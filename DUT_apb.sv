==> flow/design.v <==
interface apb_if(input logic clk);
  logic        PRESETn;
  logic        PSEL;        
  logic        PENABLE;     
  logic        PWRITE;      
  logic [3:0]  PADDR;       
  logic [31:0] PWDATA;      
  logic [31:0] PRDATA;      
  logic        PREADY;      
endinterface
module apb_slave #(
  parameter ADDR_WIDTH = 4,
  parameter DATA_WIDTH = 32
)(
  input  logic                  PCLK,        
  input  logic                  PRESETn,     
  input  logic                  PSEL,        
  input  logic                  PENABLE,     
  input  logic                  PWRITE,      
  input  logic [ADDR_WIDTH-1:0] PADDR,       
  input  logic [DATA_WIDTH-1:0] PWDATA,      
  output logic [DATA_WIDTH-1:0] PRDATA,      
  output logic                  PREADY       
);
  logic [DATA_WIDTH-1:0] registers [0:3];
  always_ff @(posedge PCLK or negedge PRESETn) begin
    if (!PRESETn) begin
      registers[0] <= 0;
      registers[1] <= 0;
      registers[2] <= 0;
      registers[3] <= 0;
    end else begin
      if (PSEL && PENABLE && PWRITE)
        registers[PADDR[1:0]] <= PWDATA;   
    end
  end
  always_comb begin
    PREADY = 1;   
    if (PSEL && PENABLE && !PWRITE)
      PRDATA = registers[PADDR[1:0]];   
    else
      PRDATA = 0;
  end
endmodule
# Tool chain data of apb_slave
# What the tools print for apb_slave, step after step.
# Line numbers count from 1 in the design file above.
# Operators: Yosys type, input widths -> output width; for muxes data width and select width s.
# A cell with -- has no value.
dict set report setup {
  top {apb_slave}
  clock {PCLK}
  lib {sky130hd}
  lib_corner {tt_025C_1v80}
}

# Elaborated design
# Yosys after proc, flatten, opt, wreduce and memory -nomap, before mapping. Enables and synchronous resets that opt folds into registers are not counted as muxes. Print and check cells are not counted. Equal cells are merged and count once.
dict set report bits {
  reg_bits 128
  output_inout_bits 33
}
dict set report classes {
  n_eq 3
  mux 2
  n_reduce_logical 9
}
# cell count
set op_table {}
lappend op_table {{$pmux 32 s4} 1}
lappend op_table {{$mux 32} 1}
lappend op_table {{$reduce_and 2->1} 4}
lappend op_table {{$eq 2x2->1 const B} 2}
lappend op_table {{$logic_and 1x1->1} 3}
lappend op_table {{$eq 2x1->1 const B} 1}
lappend op_table {{$logic_not 2->1} 1}
lappend op_table {{$logic_not 1->1} 1}

# Depth
# Yosys ltp: most cells in a row. Word level: on the elaborated netlist, between registers, memories and ports. Mapped: between sequential cells and ports; inverters and the memories' decode and read muxes count.
dict set report logic_depth {
  word_depth 3
  abc_area 0
  mapped_depth 6
  ltp_nobuf 3
}

# Synthesis result
# Source: synth_stat.txt of the flow (Yosys; design flattened, memories mapped). It holds for the ABC_AREA given above (unset counts as 0); a run with the other value may have another netlist.
# cell count type_area_um2
set types {}
lappend types {sky130_fd_sc_hd__dfrtp_1 128 3.2E+03}
lappend types {sky130_fd_sc_hd__mux2_2 92 1.04E+03}
lappend types {sky130_fd_sc_hd__mux4_2 32 720.691}
lappend types {sky130_fd_sc_hd__mux2_4 30 450.432}
lappend types {sky130_fd_sc_hd__nor2b_1 33 206.448}
lappend types {sky130_fd_sc_hd__buf_4 13 97.594}
lappend types {sky130_fd_sc_hd__mux2_1 6 67.565}
lappend types {sky130_fd_sc_hd__buf_6 3 33.782}
lappend types {sky130_fd_sc_hd__clkbuf_1 6 22.522}
lappend types {sky130_fd_sc_hd__buf_2 4 20.019}
lappend types {sky130_fd_sc_hd__nand4_1 2 12.512}
lappend types {sky130_fd_sc_hd__and4_1 1 8.758}
lappend types {sky130_fd_sc_hd__nand3b_1 1 7.507}
lappend types {sky130_fd_sc_hd__or2_1 1 6.256}
lappend types {sky130_fd_sc_hd__conb_1 1 3.754}
lappend types {sky130_fd_sc_hd__inv_1 1 3.754}
lappend types {sky130_fd_sc_hd__nor2_1 1 3.754}
dict set report mapped {
  cell_count 355
  area_mm2 0.0059044
  seqArea_mm2 0.0032031
  ffs 128
  buffers 26
}

# Worst setup path after synthesis
# Source: OpenSTA report_checks on the synthesized netlist (no wires, ideal clock, input and output delay 20% of the period each), path of least setup slack; recovery checks are left aside. Register names are those of the netlist, which keeps one name where synthesis merged equal registers.
dict set report synth_path {
  kind {input to output}
  start {input PADDR[0]}
  end {output PRDATA[10]}
  tclk_ns 1.55
  in_delay_ns 0.310
  output_delay_ns 0.310
  arrival_ns 1.317
  setup_slack_ns -0.077
  delay_ns 1.007
  driving_pins 4
  synth_period_reached_ns 1.627
}
# "delay_ns" is the arrival time less input delay plus setup time.
# A path that ends at an output port has no setup time.
# "driving_pins" counts driving pins, that of a launching flip-flop among them; a cell with two outputs on the path counts twice.
# "synth_period_reached_ns" is the clock period less the worst setup slack; recovery checks do not enter. This is arithmetic on one report: input and output delays are still those of the set period (20% each).
# The rows between start and end are the longest chain of elaborated cells between them; the timing report does not say that the signal goes this way. Where chains are equally long, one stands for them.
# A line is the first line of the expression or statement that the cell stems from. Yosys adds cells for indexed reads and writes and turns some case tables into memories.
dict set report synth_between {
  cell_sequence {sky130_fd_sc_hd__buf_4 sky130_fd_sc_hd__buf_4 sky130_fd_sc_hd__mux4_2 sky130_fd_sc_hd__nor2b_1}
  elab_chain_cells 3
}
# item line_no
set synth_lines {}
lappend synth_lines {{start: declaration} 20} ;# input  logic [ADDR_WIDTH-1:0] PADDR,
lappend synth_lines {{$eq 2x2->1} 40} ;# PRDATA = registers[PADDR[1:0]];
lappend synth_lines {{$pmux 32 s4} 40}
lappend synth_lines {{$mux 32} 39} ;# if (PSEL && PENABLE && !PWRITE)
lappend synth_lines {{end: declaration} 22} ;# output logic [DATA_WIDTH-1:0] PRDATA,

# Path in the finished layout
# From the final timing report of run A: the path of least setup slack in the routed layout; clock arrival at registers is part of the times.
dict set report layout_path {
  kind {register to output}
  start {register registers[3][27]}
  end {output PRDATA[27]}
  tclk_ns 1.15
  output_delay_ns 0.23
  arrival_ns 1.56
  setup_slack_ns -0.64
  driving_pins 4
}
# The rows between start and end are the longest chain of elaborated cells between them; the timing report does not say that the signal goes this way. Where chains are equally long, one stands for them.
# Lines with a computed index may be missing from the assigning lines.
dict set report layout_between {
  cell_sequence {sky130_fd_sc_hd__dfrtp_1 sky130_fd_sc_hd__mux4_2 sky130_fd_sc_hd__nor2b_4 sky130_fd_sc_hd__buf_6}
  elab_chain_cells 2
}
# item line_no
set layout_lines {}
lappend layout_lines {{start: declaration} 25} ;# logic [DATA_WIDTH-1:0] registers [0:3];
lappend layout_lines {{start: assignment} 31} ;# registers[3] <= 0;
lappend layout_lines {{$pmux 32 s4} 40} ;# PRDATA = registers[PADDR[1:0]];
lappend layout_lines {{$mux 32} 39} ;# if (PSEL && PENABLE && !PWRITE)
lappend layout_lines {{end: declaration} 22} ;# output logic [DATA_WIDTH-1:0] PRDATA,

## Implementation results

Design apb_slave on sky130hd. What follows are 2 stored runs of the flow, each under its own settings; their order means nothing. The constraints put input and output delay at 20% of the set period each and load the outputs with 0.01 pF.
"achieved_period_ns" is the run's clock period less its worst setup slack. It is reckoned from that one timing run; input and output delays stay at 20% of the period that was set.
"worstPathTime_ns" means the part of the period allowed to the worst setup path (the constraints hold back 20% at inputs and 20% at outputs) less its slack; where the path has registers, the arrival times of their clocks count too.
By "power_total_uw" is meant OpenSTA's value without simulated activity: inputs other than the clock are taken to toggle once in ten clock periods, and the tool carries that through the logic.

[flow] run A: files
==> flow/run.sh <==
#!/bin/bash
# the make line also repeats the synthesis and layout settings of config.mk as NAME=value (left out here)
make -C /OpenROAD-flow-scripts/flow DESIGN_CONFIG=/design/flow/config.mk WORK_HOME=/design/flow/orfs CLKGATE_MAP_FILE= finish
==> flow/config.mk <==
export PLATFORM = sky130hd
export DESIGN_NAME = apb_slave
export DESIGN_NICKNAME = apb_slave
export VERILOG_FILES = /design/flow/design.v
export SDC_FILE = /design/flow/constraint.sdc
export NUM_CORES = 4
export LEC_CHECK = 0
export ABC_AREA = 0
export CAP_MARGIN = 20
export CELL_PAD_IN_SITES_DETAIL_PLACEMENT = 2
export CORE_MARGIN = 4
export CORE_UTILIZATION = 25
export CTS_CLUSTER_SIZE = 61
export GPL_ROUTABILITY_DRIVEN = 1
export GPL_TIMING_DRIVEN = 0
export MIN_ROUTING_LAYER = met1
export PLACE_DENSITY_LB_ADDON = 0.14
export SETUP_SLACK_MARGIN = -0.02
export SLEW_MARGIN = 20
export TNS_END_PERCENT = 15
==> flow/constraint.sdc <==
create_clock -name core_clock -period 1.15 [get_ports {PCLK}]
set_input_delay 0.2300 -clock core_clock [delete_from_list [all_inputs] [get_ports {PCLK}]]
set_output_delay 0.2300 -clock core_clock [all_outputs]
set_load 0.01 [all_outputs]

[flow] run A: metrics
[metrics] ys_area_mm2 = 0.0059044
[metrics] holdWs_ns = 0.268
[metrics] setupTns_ns = -19.467
[metrics] design.die.area_mm2 = 0.0261404
[metrics] setup_worst_slack_ns = -0.635
[metrics] worstPathTime_ns = 1.56
[metrics] worstPathKind = register to output
[metrics] achieved_period_ns = 1.785
[metrics] fin_util_pct = 37.1
[metrics] finish.stdcell_area_mm2 = 0.0084931
[metrics] power_total_uw = 15446

[flow] run B: files
==> flow/run.sh <==
#!/bin/bash
# the make line also repeats the synthesis and layout settings of config.mk as NAME=value (left out here)
make -C /OpenROAD-flow-scripts/flow DESIGN_CONFIG=/design/flow/config.mk WORK_HOME=/design/flow/orfs CLKGATE_MAP_FILE= finish
==> flow/config.mk <==
export PLATFORM = sky130hd
export DESIGN_NAME = apb_slave
export DESIGN_NICKNAME = apb_slave
export VERILOG_FILES = /design/flow/design.v
export SDC_FILE = /design/flow/constraint.sdc
export NUM_CORES = 4
export LEC_CHECK = 0
export ABC_AREA = 1
export CAP_MARGIN = 20
export CELL_PAD_IN_SITES_DETAIL_PLACEMENT = 1
export CELL_PAD_IN_SITES_GLOBAL_PLACEMENT = 3
export CORE_MARGIN = 2
export CORE_UTILIZATION = 55
export SLEW_MARGIN = 30
export TNS_END_PERCENT = 40
==> flow/constraint.sdc <==
create_clock -name core_clock -period 3.41 [get_ports {PCLK}]
set_input_delay 0.6820 -clock core_clock [delete_from_list [all_inputs] [get_ports {PCLK}]]
set_output_delay 0.6820 -clock core_clock [all_outputs]
set_load 0.01 [all_outputs]

[flow] run B: not finished: placement ended with error GPL-0301
